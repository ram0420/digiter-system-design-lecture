==> flow/design.v <==
`timescale 1ns/1ns
module FIFO #(parameter M=5, N=5)
    (input clk, rst, rd, wr, input[N-1:0] data_in, input [M-1:0] rd_ptr, wr_ptr, input [M:0] fifo_cnt, output empty, full, output[N-1:0] data_out);
reg [N-1:0] fifo_ram [0:2**M-1];
reg [N-1:0] fifo_out;
always @(posedge clk) begin
	if (rst) fifo_out <= 'bz;
	else begin
	 if ((wr==1)&&(!full)) fifo_ram [wr_ptr] <= data_in;
	 else fifo_out <= 'bz;
	end
end
always @(posedge clk) begin
	if (rst) fifo_out <= 'bz;
	else begin
	 if ((rd==1)&&(!empty)) fifo_out <= fifo_ram[rd_ptr];
	 else if ((empty) && (wr == 1) && (rd == 1)) fifo_out <= data_in;
	 else fifo_out <= 'bz;
	end
end
assign data_out = fifo_out;
assign empty = (fifo_cnt == 0);
assign full = (fifo_cnt == 2**M);
endmodule 
module FIFO_top #(parameter M=5, N=5)
	(input clk, rst, rd, wr, input[N-1:0] data_in, output empty, full, output[M:0] fifo_cnt, output[N-1:0] data_out);
wire [M-1:0] rd_ptr, wr_ptr;
FIFO #(5,5) F1(clk, rst, rd, wr, data_in, rd_ptr, wr_ptr, fifo_cnt, empty, full, data_out);
count #(5,5) C1(clk, rst, rd, wr, empty, full, fifo_cnt);
pointer #(5,5) P1(clk, rst, rd, wr, empty, full, rd_ptr, wr_ptr);
endmodule
`timescale 1ns/1ns
module count #(parameter M=5, N=5)
	(input clk, rst, rd, wr, empty, full, output reg [M:0] fifo_cnt);
always @(posedge clk) begin
	if (rst) fifo_cnt <= 0;
	else begin
		case ({wr, rd})
			2'b10 : begin if(!full)fifo_cnt <= fifo_cnt +1;
				else fifo_cnt <= fifo_cnt; end
			2'b01 : begin if(!empty) fifo_cnt <= fifo_cnt -1;
				else fifo_cnt <= fifo_cnt; end
			default fifo_cnt <= fifo_cnt;
		endcase
	end
end
endmodule 
`timescale 1ns/1ns
module pointer #(parameter M=5, N=5)
	(input clk, rst, rd, wr, empty, full, output reg [M-1:0] rd_ptr, wr_ptr);
always @(posedge clk) begin
	if (rst) begin
		wr_ptr <= 0;
	end
	else begin
		if ((wr==1)&&(!full)) wr_ptr <= wr_ptr + 1;
		else wr_ptr <= wr_ptr ; end
end
always @(posedge clk) begin
	if (rst) begin
		rd_ptr <= 0;
	end
	else begin
		if ((rd==1)&&(!empty)) rd_ptr <= rd_ptr + 1;
		else if ((rd==1)&&(empty)&&(wr==1)) rd_ptr <= rd_ptr + 1;
		else rd_ptr <= rd_ptr; end
end
endmodule 
Reports on FIFO_top
What the tools print for FIFO_top, step after step.
Line numbers count from 1 in the design file above.
Operators: Yosys type, input widths -> output width; for muxes data width and select width s.
Not given: n/a
- top module: FIFO_top
- clock input: clk
- library: sky130hd
- corner: tt_025C_1v80

After elaboration
Source: Yosys, flattened and elaborated, memories not mapped. Widths are those after wreduce. Print and check cells do not count. Equal cells are merged and count once.
Yosys's memory passes give these memory sizes; they may raise the number of words (mostly to a power of two), join words into wider ones and drop unused or constant bits.
- add/subtract/negate cells at 4
- equal/unequal tests at 6
- multiplexer cells at 18
- reduce/logical cells: 12
- operator list (kind ; count):
    $mux 5 ; 13
    $pmux 6 s2 ; 1
    $mux 6 ; 2
    $add 5x1->5 const B ; 2
    $logic_and 1x1->1 ; 6
    $ne 2x2->1 const B ; 3
    $add 6x1->6 const B ; 1
    $sub 6x1->6 const B ; 1
    $eq 6x6->1 const B ; 1
    $logic_not 6->1 ; 1
    $reduce_bool 2->1 ; 2
    $reduce_and 3->1 ; 1
    $logic_not 1->1 ; 2
    $eq 2x1->1 const B ; 1
    $eq 2x2->1 const B ; 1
    $mux 1 ; 2
- register bits after elaboration: 26
- RAM bits: 160
- clocked read ports x word width at 5
- memories kept at 1
- input bits at 9
- output and inout bits: 13
- elaborated cells at 46
- memories (name ; depth ; width ; read ports ; write ports ; line ; text):
    F1.fifo_ram ; 32 ; 5 ; 1 ; 1 ; 4 ; reg [N-1:0] fifo_ram [0:2**M-1];

Depth
Depth = most cells in a row (Yosys ltp): at word level without a register or memory, in the mapped netlist without a sequential cell, where the memories' decode and read muxes count.
- depth after elaboration at 7
- noted ABC_AREA: 0
- noted mapped depth: 10
- noted mapped depth without buffers: 9

After synthesis
Source: synth_stat.txt of the flow (Yosys; design flattened, memories mapped). It holds for the ABC_AREA given above (unset counts as 0); a run with the other value may have another netlist.
- cell types (type ; count ; area in all (um^2)):
    sky130_fd_sc_hd__dfxtp_1 ; 6 ; 120.115
    sky130_fd_sc_hd__ha_1 ; 4 ; 50.048
    sky130_fd_sc_hd__buf_4 ; 6 ; 45.043
    sky130_fd_sc_hd__nor2_1 ; 8 ; 30.029
    sky130_fd_sc_hd__a21oi_1 ; 5 ; 25.024
    sky130_fd_sc_hd__buf_6 ; 2 ; 22.522
    sky130_fd_sc_hd__nand2_1 ; 6 ; 22.522
    sky130_fd_sc_hd__a31oi_4 ; 1 ; 21.27
    sky130_fd_sc_hd__o21ai_0 ; 4 ; 20.019
    sky130_fd_sc_hd__xnor2_1 ; 2 ; 17.517
    sky130_fd_sc_hd__xor2_1 ; 2 ; 17.517
    sky130_fd_sc_hd__a21o_1 ; 2 ; 15.014
    sky130_fd_sc_hd__a221oi_2 ; 1 ; 15.014
    sky130_fd_sc_hd__mux2_4 ; 1 ; 15.014
    sky130_fd_sc_hd__nor2b_1 ; 2 ; 12.512
    sky130_fd_sc_hd__inv_1 ; 3 ; 11.261
    sky130_fd_sc_hd__mux2_1 ; 1 ; 11.261
    sky130_fd_sc_hd__mux2_2 ; 1 ; 11.261
Other cell types: 18; their cells: 19.
- standard cells after synthesis: 76
- cell area after synthesis: 615.6 um^2
- noted sequential area: 120.1 um^2
- noted mapped flip-flops: 6
- buffer cells at 10
The figures by module come from a second, unflattened synthesis with its own total; it is not the netlist above.
- cells (unflattened synthesis): 102
- noted area total of the unflattened synthesis: 894.6 um^2
Rows give one instance, submodules left out.
- by module (module ; times used ; cells ; area (um^2) ; seq. area (um^2)):
    pointer ; 1 ; 50 ; 461.7 ; 200.2
    count ; 1 ; 42 ; 362.8 ; 120.1
    FIFO ; 1 ; 10 ; 70.1 ; 0.0
    FIFO_top ; 1 ; 0 ; 0.0 ; 0.0

Worst setup path after synthesis
OpenSTA on the mapped netlist: ideal clock, no wires. The path of least setup slack (recovery checks aside). Input and output delay are each 20% of the period. Register names are those of the netlist, which keeps one name where synthesis merged equal registers.
- path kind: input port to flip-flop
- start point: input wr
- end point: register C1.fifo_cnt[4]
- noted clock period: 2.84 ns
- input delay: 0.568 ns
- library setup time at 0.121 ns
- noted launch time at the first pin: 0.568 ns
- noted data arrival time: 2.078 ns
- noted required time: 2.719 ns
- path slack at 0.641 ns
- noted path delay: 1.631 ns
- driving pins on the path at 10
- noted buffers on the path: 1
- synthesis period reached at 2.199 ns
"path delay" = arrival - input delay + setup time.
"driving pins on the path" counts driving pins, that of a launching flip-flop among them; a cell with two outputs on the path counts twice.
"synthesis period reached" = period - worst setup slack (recovery checks aside). The figure is calculated, with input and output delays left at 20% of the set period.
Between the ends stands the longest chain of elaborated cells between them, by number of cells; it is not shown to be the way that was timed. Of several equally long chains one is given.
Each line given opens the expression or statement behind the cell; cells for indexed reads and writes are added by Yosys, which also makes memories of some case tables.
At most two assigning lines are given for a register; there are more.
- path through: sky130_fd_sc_hd__inv_1 > sky130_fd_sc_hd__ha_1 > sky130_fd_sc_hd__buf_2 > sky130_fd_sc_hd__xor2_1 > sky130_fd_sc_hd__ha_1 > sky130_fd_sc_hd__a21o_1 > sky130_fd_sc_hd__nand2_1 > sky130_fd_sc_hd__a21oi_1 > sky130_fd_sc_hd__o21ai_0 > sky130_fd_sc_hd__mux2_2
- cells in the longest elaborated chain: 3
- noted elaborated cells on any way between the ends: 7
- RTL lines with such cells: 1
- those cells by class: 4 x eq/ne; 1 x mux; 2 x reduce/logical
- ends and longest elaborated chain, after synthesis (item ; line ; text):
    start, declared ; 26 ; (input clk, rst, rd, wr, input[N-1:0] data_in, output empty, full, output[M:0] fifo_cnt, output[N-1:0] data_ou ...
    $eq 2x2->1 ; 38 ; case ({wr, rd})
    $reduce_bool 2->1 ; n/a ;
    $reduce_and 3->1 ; n/a ;
    end, assigned ; 39 ; 2'b10 : begin if(!full)fifo_cnt <= fifo_cnt +1;
    end, assigned ; 40 ; else fifo_cnt <= fifo_cnt; end
    end, declared ; 34 ; (input clk, rst, rd, wr, empty, full, output reg [M:0] fifo_cnt);

Worst path after layout
Path of least setup slack in the final report of record 1 (OpenROAD, finished layout, wires in). Where an end is a register, its clock arrival counts in the times.
- path kind: flip-flop to output port
- start point: register C1.fifo_cnt[0]
- end point: output full
- noted clock period: 2.4 ns
- external output delay: 0.48 ns
- noted launch time at the first pin: 0.23 ns
- noted data arrival time: 1.63 ns
- noted required time: 1.92 ns
- path slack at 0.29 ns
- driving pins on the path at 4
- noted buffers on the path: 1
Between the ends stands the longest chain of elaborated cells between them, by number of cells; it is not shown to be the way that was timed. Of several equally long chains one is given.
At most two assigning lines are given for a register; there are more.
- path through: sky130_fd_sc_hd__dfxtp_1 > sky130_fd_sc_hd__nor3_2 > sky130_fd_sc_hd__and3_1 > sky130_fd_sc_hd__clkdlybuf4s50_1
- cells in the longest elaborated chain: 1
- noted elaborated cells on any way between the ends: 1
- RTL lines with such cells: 1
- those cells by class: 1 x eq/ne
- ends and longest elaborated chain, post-layout (item ; line ; text):
    start, declared ; 34 ; (input clk, rst, rd, wr, empty, full, output reg [M:0] fifo_cnt);
    start, assigned ; 39 ; 2'b10 : begin if(!full)fifo_cnt <= fifo_cnt +1;
    start, assigned ; 40 ; else fifo_cnt <= fifo_cnt; end
    $eq 6x6->1 ; 23 ; assign full = (fifo_cnt == 2**M);
    end, declared ; 26 ; (input clk, rst, rd, wr, input[N-1:0] data_in, output empty, full, output[M:0] fifo_cnt, output[N-1:0] data_ou ...

FIFO_top through Yosys and OpenROAD on sky130hd: 2 stored runs, unordered, with their settings and measured results. The constraints put input and output delay at 20% of the set period each and load the outputs with 0.01 pF.
"clock period achieved": clock period set for the run, less the worst setup slack. It is reckoned from that one timing run; input and output delays stay at 20% of the period that was set.
"critical path time": the worst setup path's part of the clock period (all of it between registers, 20% less for each end at a port) less its slack. A launch clock that arrives late makes it longer, a capture clock that arrives late makes it shorter.

Record 1
Settings were period_ns = 2.4; CORE_UTILIZATION = 18; SETUP_SLACK_MARGIN = 0.17; PLACE_DENSITY_LB_ADDON = 0.04; HOLD_SLACK_MARGIN = 0.16; CELL_PAD_IN_SITES_GLOBAL_PLACEMENT = 0; ABC_AREA = 0; GPL_ROUTABILITY_DRIVEN = 0; MAX_ROUTING_LAYER = met5; CAP_MARGIN = 20; CORE_MARGIN = 2; SLEW_MARGIN = 20
- die area at 3903.8 um^2
- utilization in the final report at 24.9 %
- critical path time at 1.63 ns
- class of the worst setup path: flip-flop to output port
- total negative slack: 0.000 ns
- synthesized cell area: 615.6 um^2
- worst hold slack in the final report at 0.611 ns
- noted the worst slack on setup checks: 0.287 ns
- noted the clock period achieved: 2.113 ns

Record 2
Settings were period_ns = 3.29; CORE_UTILIZATION = 19; SETUP_SLACK_MARGIN = 0.53; PLACE_DENSITY = 0.39; CELL_PAD_IN_SITES_DETAIL_PLACEMENT = 1; GPL_TIMING_DRIVEN = 0; GPL_ROUTABILITY_DRIVEN = 1; CTS_CLUSTER_SIZE = 99; MIN_ROUTING_LAYER = met2; CAP_MARGIN = 20; CORE_MARGIN = 2; SLEW_MARGIN = 20
- die area at 3711.2 um^2
- utilization in the final report at 27.3 %
- critical path time at 1.95 ns
- class of the worst setup path: input port to flip-flop
- total negative slack: 0.000 ns
- synthesized cell area: 615.6 um^2
- worst hold slack in the final report at 0.613 ns
- noted the worst slack on setup checks: 0.679 ns
- noted the clock period achieved: 2.611 ns
